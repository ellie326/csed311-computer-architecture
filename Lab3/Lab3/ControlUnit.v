==> flow/design.v <==
module Adder(
    input [2:0] A,
    input [2:0] B,
    output [2:0] result
    );
    assign result = A + B;
endmodule
module Address_select_logic(
    input [6:0] opcode,
    input [6:0] data,
    input [2:0] add_state,
    input [1:0] AddrCtrl,
    input IRWrite,
    output [2:0] next_state
    );
    reg [2:0] ROM1;
    reg [2:0] ROM2;
    wire [2:0] ROM1_wire;
    wire [2:0] ROM2_wire;
    assign ROM1_wire[2:0] = ROM1;
    assign ROM2_wire[2:0] = ROM2;
    initial begin
        ROM1 = 0;
        ROM2 = 0;
    end
    always @(*) begin
        if(IRWrite && data == 7'b1101111) begin  
            ROM1 = 3'b010;
            ROM2 = 3'b000;
        end
        else if(opcode == 7'b0110011) begin  
            ROM1 = 3'b010;
            ROM2 = 3'b000;
        end
        else if(opcode == 7'b1100011) begin
            ROM1 = 3'b101;
            ROM2 = 3'b000;
        end
        else if(opcode == 7'b0100011) begin
            ROM1 = 3'b100;
            ROM2 = 3'b000; 
        end
        else if(opcode == 7'b0000011) begin
            ROM1 = 3'b100;
            ROM2 = 3'b011;
        end
        else begin 
            ROM1 = 3'b000;
            ROM2 = 3'b000;
        end 
    end
    MUX4x1_2bit next_state_MUX(
        .in_bit(AddrCtrl),
        .in3(0),
        .in2(ROM1_wire),     
        .in1(ROM2_wire),
        .in0(add_state),
        .out(next_state)
    );
endmodule
module ControlUnit(
    input reset,
    input clk,
    input [6:0] part_of_inst,  
    input PCcond,
    input [6:0] data,
    output reg PCWrite,
    output reg IorD,
    output reg MemRead,
    output reg MemWrite,
    output reg [1:0] MemtoReg,
    output reg IRWrite,
    output reg PCSource,
    output reg [1:0] ALUOp,
    output reg [1:0] ALUSrcB,
    output reg ALUSrcA,
    output reg RegWrite,
    output reg is_ecall  
);
    reg [2:0] state;
    wire [2:0] state_wire;
    wire [2:0] next_state;
    wire [2:0] add_state;
    wire [1:0] AddrCtrl;
    wire IRWrite_wire;
    assign state_wire = state;
    assign IRWrite_wire = IRWrite;
    assign AddrCtrl[1] = (IRWrite && (data == 7'b1101111) && (state == 3'b000)) || 
                         ((part_of_inst == 7'b0100011 || part_of_inst == 7'b0000011 || (PCcond && (part_of_inst == 7'b1100011))) && (state == 3'b010)) ||
                         ((!(PCcond) && (part_of_inst == 7'b1100011)) && (state == 3'b010)) ||
                         ((part_of_inst == 7'b0100011) && (state == 3'b100)) ||
                         (state == 3'b011) ||
                         (state == 3'b101) ||
                         (part_of_inst == 7'b1110011);
    assign AddrCtrl[0] = ((part_of_inst == 7'b0000011) && (state == 3'b100)) ||
                         ((part_of_inst == 7'b0100011) && (state == 3'b100)) ||
                         ((!(PCcond) && (part_of_inst == 7'b1100011)) && (state == 3'b010)) ||
                         (state == 3'b011) ||
                         (state == 3'b101) ||
                         (part_of_inst == 7'b1110011);
    initial begin
        PCWrite = 0;
        IorD = 0;
        MemRead = 0;
        MemtoReg = 2'b00;
        MemWrite = 0;
        IRWrite = 0;
        PCSource = 0;
        ALUOp = 2'b00;
        ALUSrcB = 2'b00;
        ALUSrcA = 0;
        RegWrite = 0;
        is_ecall = 0;
        state = 3'b000;
    end
    Adder Add1(
        .A(state_wire),
        .B(1),
        .result(add_state)
    );
    Address_select_logic Address_select_logic(
        .opcode(part_of_inst),
        .data(data),
        .add_state(add_state),
        .AddrCtrl(AddrCtrl),
        .IRWrite(IRWrite_wire),
        .next_state(next_state)
    );
    always @(posedge clk) begin
        if(reset) begin
            state <= 3'b000;
        end
        else begin
            state <= next_state;
        end
    end
    always @(*) begin
        PCWrite = 0;
        IorD = 0;
        MemRead = 0;
        MemtoReg = 2'b00;
        MemWrite = 0;
        IRWrite = 0;
        PCSource = 0;
        ALUOp = 2'b00;
        ALUSrcB = 2'b00;
        ALUSrcA = 0;
        RegWrite = 0;
        is_ecall = 0;
        if(state == 3'b000) begin
            IorD = 0;
            MemRead = 1;
            MemtoReg = 2'b00;
            MemWrite = 0;
            IRWrite = 1;
            PCSource = 0;
            ALUOp = 2'b00;
            ALUSrcB = 2'b01;
            ALUSrcA = 0;
            RegWrite = 0;
            if(data == 7'b1110011) begin
                PCWrite = 1;
                is_ecall = 1;
            end
            else begin
                PCWrite = 0;
                is_ecall = 0;
            end
        end
        else if(state == 3'b001) begin
            PCWrite = 0;
            IorD = 0;
            MemRead = 1;
            MemtoReg = 2'b00;
            MemWrite = 0;
            IRWrite = 1;
            PCSource = 0;
            ALUOp = 2'b00;
            ALUSrcB = 2'b01;
            ALUSrcA = 0;
            RegWrite = 0;
            is_ecall = 0;
        end
        else if(state == 3'b010) begin
            PCWrite = 0;
            IorD = 0;
            MemRead = 0;
            MemtoReg = 2'b00;
            MemWrite = 0;
            IRWrite = 0;
            PCSource = 0;
            ALUOp = 2'b00;
            ALUSrcB = 2'b00;
            ALUSrcA = 0;
            RegWrite = 0;
            is_ecall = 0;
            if(part_of_inst == 7'b1100011) begin
                if(!PCcond) begin
                    PCWrite = 1;
                    PCSource = 1;
                end
                ALUOp[0] = 1;
                ALUSrcA = 1;
            end
            if(part_of_inst == 7'b0110011) begin
                ALUOp[1] = 1;
                ALUSrcA = 1;
            end
            if(part_of_inst == 7'b0010011) begin
                ALUOp[1] = 1;
                ALUSrcB[1] = 1;
                ALUSrcA = 1;
            end
            if(part_of_inst == 7'b0000011 || part_of_inst == 7'b0100011) begin
                ALUSrcB[1] = 1;
                ALUSrcA = 1;
            end
            if(part_of_inst == 7'b1101111) begin
                ALUSrcB[1] = 1;
            end
            if(part_of_inst == 7'b1100111) begin
                ALUSrcB[1] = 1;
                ALUSrcA = 1;
            end
        end
        else if(state == 3'b101) begin
            PCWrite = 1;
            IorD = 0;
            MemRead = 0;
            MemtoReg = 2'b00;
            MemWrite = 0;
            IRWrite = 0;
            PCSource = 0;
            ALUOp = 2'b00;
            ALUSrcB = 2'b10;
            ALUSrcA = 0;
            RegWrite = 0;
            is_ecall = 0;
        end
        else if(state == 3'b100) begin
            PCWrite = 0;
            IorD = 0;
            MemRead = 0;
            MemtoReg = 2'b00;
            MemWrite = 0;
            IRWrite = 0;
            PCSource = 0;
            ALUOp = 2'b00;
            ALUSrcB = 2'b00;
            ALUSrcA = 0;
            RegWrite = 0;
            is_ecall = 0;
            if(part_of_inst == 7'b0100011) begin
                PCWrite = 1;
                IorD = 1;
                MemWrite = 1;
                ALUSrcB[0] = 1;
            end
            if(part_of_inst == 7'b0000011) begin
                IorD = 1;
                MemRead = 1;
            end
        end
        else if (state == 3'b011) begin
            PCWrite = 1;
            IorD = 0;
            MemRead = 0;
            MemtoReg = 2'b00;
            MemWrite = 0;
            IRWrite = 0;
            PCSource = 0;
            ALUOp = 2'b00;
            ALUSrcB = 2'b01;
            ALUSrcA = 0;
            RegWrite = 1;
            is_ecall = 0;
            if(part_of_inst == 7'b0000011) begin
                MemtoReg[0] = 1;
            end
            if(part_of_inst == 7'b1101111 || part_of_inst == 7'b1100111) begin
                MemtoReg[1] = 1;
                PCSource = 1;
            end
        end
    end
endmodule
module MUX4x1_2bit(input [1:0] in_bit,
    input [2:0] in3,
    input [2:0] in2,
    input [2:0] in1,
    input [2:0] in0,
    output [2:0] out);
    assign out = in_bit[1] ? (in_bit[0] ? in3 : in2) : (in_bit[0] ? in1 : in0);
endmodule
---- Reports on ControlUnit ----
What the tools print for ControlUnit, step after step.
Lines are those of the file above, counted from 1.
Operators: Yosys type, input widths -> output width; for muxes data width and select width s.
The mark - stands for no value.
inputs
  top ..................................... ControlUnit
  clock port .............................. clk
  library ................................. sky130hd
  timing corner ........................... tt_025C_1v80

---- Elaborated design ----
Source: Yosys, flattened and elaborated, memories not mapped. Widths are those after wreduce; folded enables and synchronous resets count as part of the registers. Registers that Yosys merges into a memory's read port (data or address) are not register bits. Print and check cells do not count.
bit counts
  bits in registers ....................... 3
cells by class
  add/sub/neg operators ................... 1
  equal/unequal tests ..................... 15
  muxes and demuxes ....................... 86
  reductions and logical operators ........ 24
operator list
  operator             count
  $mux 1               63
  $eq 7x7->1 const B   6
  $mux 3               12
  $mux 2               11
  $logic_or 1x1->1     14
  $eq 7x6->1 const B   2
  $logic_and 1x1->1    8
  $eq 7x2->1 const B   1
  $eq 7x5->1 const B   1
  $eq 3x2->1 const B   2
  $eq 3x3->1 const B   2
  $add 3x1->3 const B  1
  $eq 3x1->1 const B   1
  $logic_not 3->1      1
  $logic_not 1->1      1

---- Longest topological paths ----
Longest topological path by Yosys (ltp), each cell counted once; first at word level (registers and memories cut), then after technology mapping (sequential cells cut; the memories' decode and read muxes count).
depth
  depth in word-level cells ............... 12
  ABC_AREA ................................ 0
  depth in mapped cells ................... 7

---- Mapped cells and area ----
Yosys stat after the flow's synthesis: flattened, memories mapped to cells. It holds for the ABC_AREA given above (unset counts as 0); a run with the other value may have another netlist.
cells by type
  type                        count
  sky130_fd_sc_hd__ha_1       5
  sky130_fd_sc_hd__dfxtp_1    3
  sky130_fd_sc_hd__a21oi_1    6
  sky130_fd_sc_hd__nor2_1     8
  sky130_fd_sc_hd__nand4bb_4  1
  sky130_fd_sc_hd__nor3_1     5
  sky130_fd_sc_hd__inv_1      6
  sky130_fd_sc_hd__nand2b_1   3
  sky130_fd_sc_hd__nor4_1     3
  sky130_fd_sc_hd__nor4b_1    2
  sky130_fd_sc_hd__o31a_1     2
  sky130_fd_sc_hd__nand2_1    4
  sky130_fd_sc_hd__nand3_1    3
  sky130_fd_sc_hd__o21ai_1    3
  sky130_fd_sc_hd__o21bai_1   2
  sky130_fd_sc_hd__or4_1      2
  sky130_fd_sc_hd__and2_1     2
  sky130_fd_sc_hd__and3_1     2
Other cell types: 21; their cells: 24.
mapped netlist
  cell count .............................. 86
  buffers ................................. 2
  sequential area ......................... 60.1 µm²
  mapped area ............................. 604.3 µm²
  mapped flip-flops ....................... 3
The figures by module come from a second, unflattened synthesis with its own total; it is not the netlist above.
unflattened totals
  cell total of the unflattened synthesis .. 90
  area (unflattened synthesis) ............ 705.7 µm²
Each row is one instance without its submodules.
modules
  module                instances  sequential area (µm²)  cells  area (µm²)
  ControlUnit           1          60.1                   66     456.7
  Address_select_logic  1          0.0                    14     100.1
  MUX4x1_2bit           1          0.0                    3      78.8
  Adder                 1          0.0                    7      70.1

---- Worst setup path after synthesis ----
Path of least setup slack by OpenSTA after synthesis, without wires, with an ideal clock, recovery checks aside; 20% of the period is set as input and as output delay. Where synthesis merged equal registers, the netlist keeps one of their names.
timing after synthesis
  kind .................................... input to output
  from .................................... input part_of_inst[3]
  to ...................................... output MemRead
  path slack .............................. 0.654 ns
  delay of the path ....................... 1.134 ns
  output delay ............................ 0.596 ns
  arrival time ............................ 1.730 ns
  launch time at the first pin ............ 0.596 ns
  required time ........................... 2.384 ns
  driving pins on the path ................ 4
  clock period ............................ 2.98 ns
  period reached after synthesis .......... 2.326 ns
"delay of the path" is the arrival time less input delay plus setup time.
A path that ends at an output port has no setup time.
"driving pins on the path" counts driving pins, that of a launching flip-flop among them; a cell with two outputs on the path counts twice.
"period reached after synthesis" is the clock period less the worst setup slack; recovery checks do not enter. This is arithmetic on one report: input and output delays are still those of the set period (20% each).
Between the ends stands the longest chain of elaborated cells between them, by number of cells; it is not shown to be the way that was timed. Of several equally long chains one is given.
Each line given opens the expression or statement behind the cell; cells for indexed reads and writes are added by Yosys, which also makes memories of some case tables.
on the way, after synthesis
  path through ............................ sky130_fd_sc_hd__nand4bb_4 > sky130_fd_sc_hd__or2_4 > sky130_fd_sc_hd__or4_1 > sky130_fd_sc_hd__a21oi_1
  length of the longest elaborated chain .. 7
  elaborated cells on any way between the ends .. 7
  classes of those cells .................. eq/ne (1); mux (6)
RTL lines, path after synthesis
  what             RTL line  text
  start, declared  64        input [6:0] part_of_inst,
  $eq 7x2->1       259       if(part_of_inst == 7'b0000011) begin
  $mux 1           259
  $mux 1           240       else if(state == 3'b100) begin
  $mux 1           226       else if(state == 3'b101) begin
  $mux 1           184       else if(state == 3'b010) begin
  $mux 1           170       else if(state == 3'b001) begin
  $mux 1           150       if(state == 3'b000) begin
  end, declared    69        output reg MemRead,

==> results <==
Settings of 2 stored flow runs for module ControlUnit (sky130hd), not sorted in any way. The constraints put input and output delay at 20% of the set period each and load the outputs with 0.01 pF.

Flow files of record 1
==> flow/run.sh <==
#!/bin/bash
# the make line also repeats the synthesis and layout settings of config.mk as NAME=value (left out here)
make -C /OpenROAD-flow-scripts/flow DESIGN_CONFIG=/design/flow/config.mk WORK_HOME=/design/flow/orfs CLKGATE_MAP_FILE= finish
==> flow/config.mk <==
export PLATFORM = sky130hd
export DESIGN_NAME = ControlUnit
export DESIGN_NICKNAME = ControlUnit
export VERILOG_FILES = /design/flow/design.v
export SDC_FILE = /design/flow/constraint.sdc
export NUM_CORES = 4
export LEC_CHECK = 0
export ABC_AREA = 0
export CAP_MARGIN = 20
export CELL_PAD_IN_SITES_DETAIL_PLACEMENT = 0
export CORE_MARGIN = 8
export CORE_UTILIZATION = 71
export CTS_CLUSTER_DIAMETER = 98
export GPL_ROUTABILITY_DRIVEN = 0
export GPL_TIMING_DRIVEN = 1
export MAX_ROUTING_LAYER = met4
export PLACE_DENSITY = 0.79
export SETUP_SLACK_MARGIN = 0.89
export SLEW_MARGIN = 20
export TNS_END_PERCENT = 5
==> flow/constraint.sdc <==
create_clock -name core_clock -period 3.17 [get_ports {clk}]
set_input_delay 0.6340 -clock core_clock [delete_from_list [all_inputs] [get_ports {clk}]]
set_output_delay 0.6340 -clock core_clock [all_outputs]
set_load 0.01 [all_outputs]

report of record 1: did not finish, floorplan, PDN-0185

Flow files of record 2
==> flow/run.sh <==
#!/bin/bash
# the make line also repeats the synthesis and layout settings of config.mk as NAME=value (left out here)
make -C /OpenROAD-flow-scripts/flow DESIGN_CONFIG=/design/flow/config.mk WORK_HOME=/design/flow/orfs CLKGATE_MAP_FILE= finish
==> flow/config.mk <==
export PLATFORM = sky130hd
export DESIGN_NAME = ControlUnit
export DESIGN_NICKNAME = ControlUnit
export VERILOG_FILES = /design/flow/design.v
export SDC_FILE = /design/flow/constraint.sdc
export NUM_CORES = 4
export LEC_CHECK = 0
export CAP_MARGIN = 20
export CORE_MARGIN = 2
export CORE_UTILIZATION = 40
export SLEW_MARGIN = 20
==> flow/constraint.sdc <==
create_clock -name core_clock -period 1.82 [get_ports {clk}]
set_input_delay 0.3640 -clock core_clock [delete_from_list [all_inputs] [get_ports {clk}]]
set_output_delay 0.3640 -clock core_clock [all_outputs]
set_load 0.01 [all_outputs]

report of record 2: did not finish, route, DPL-0038
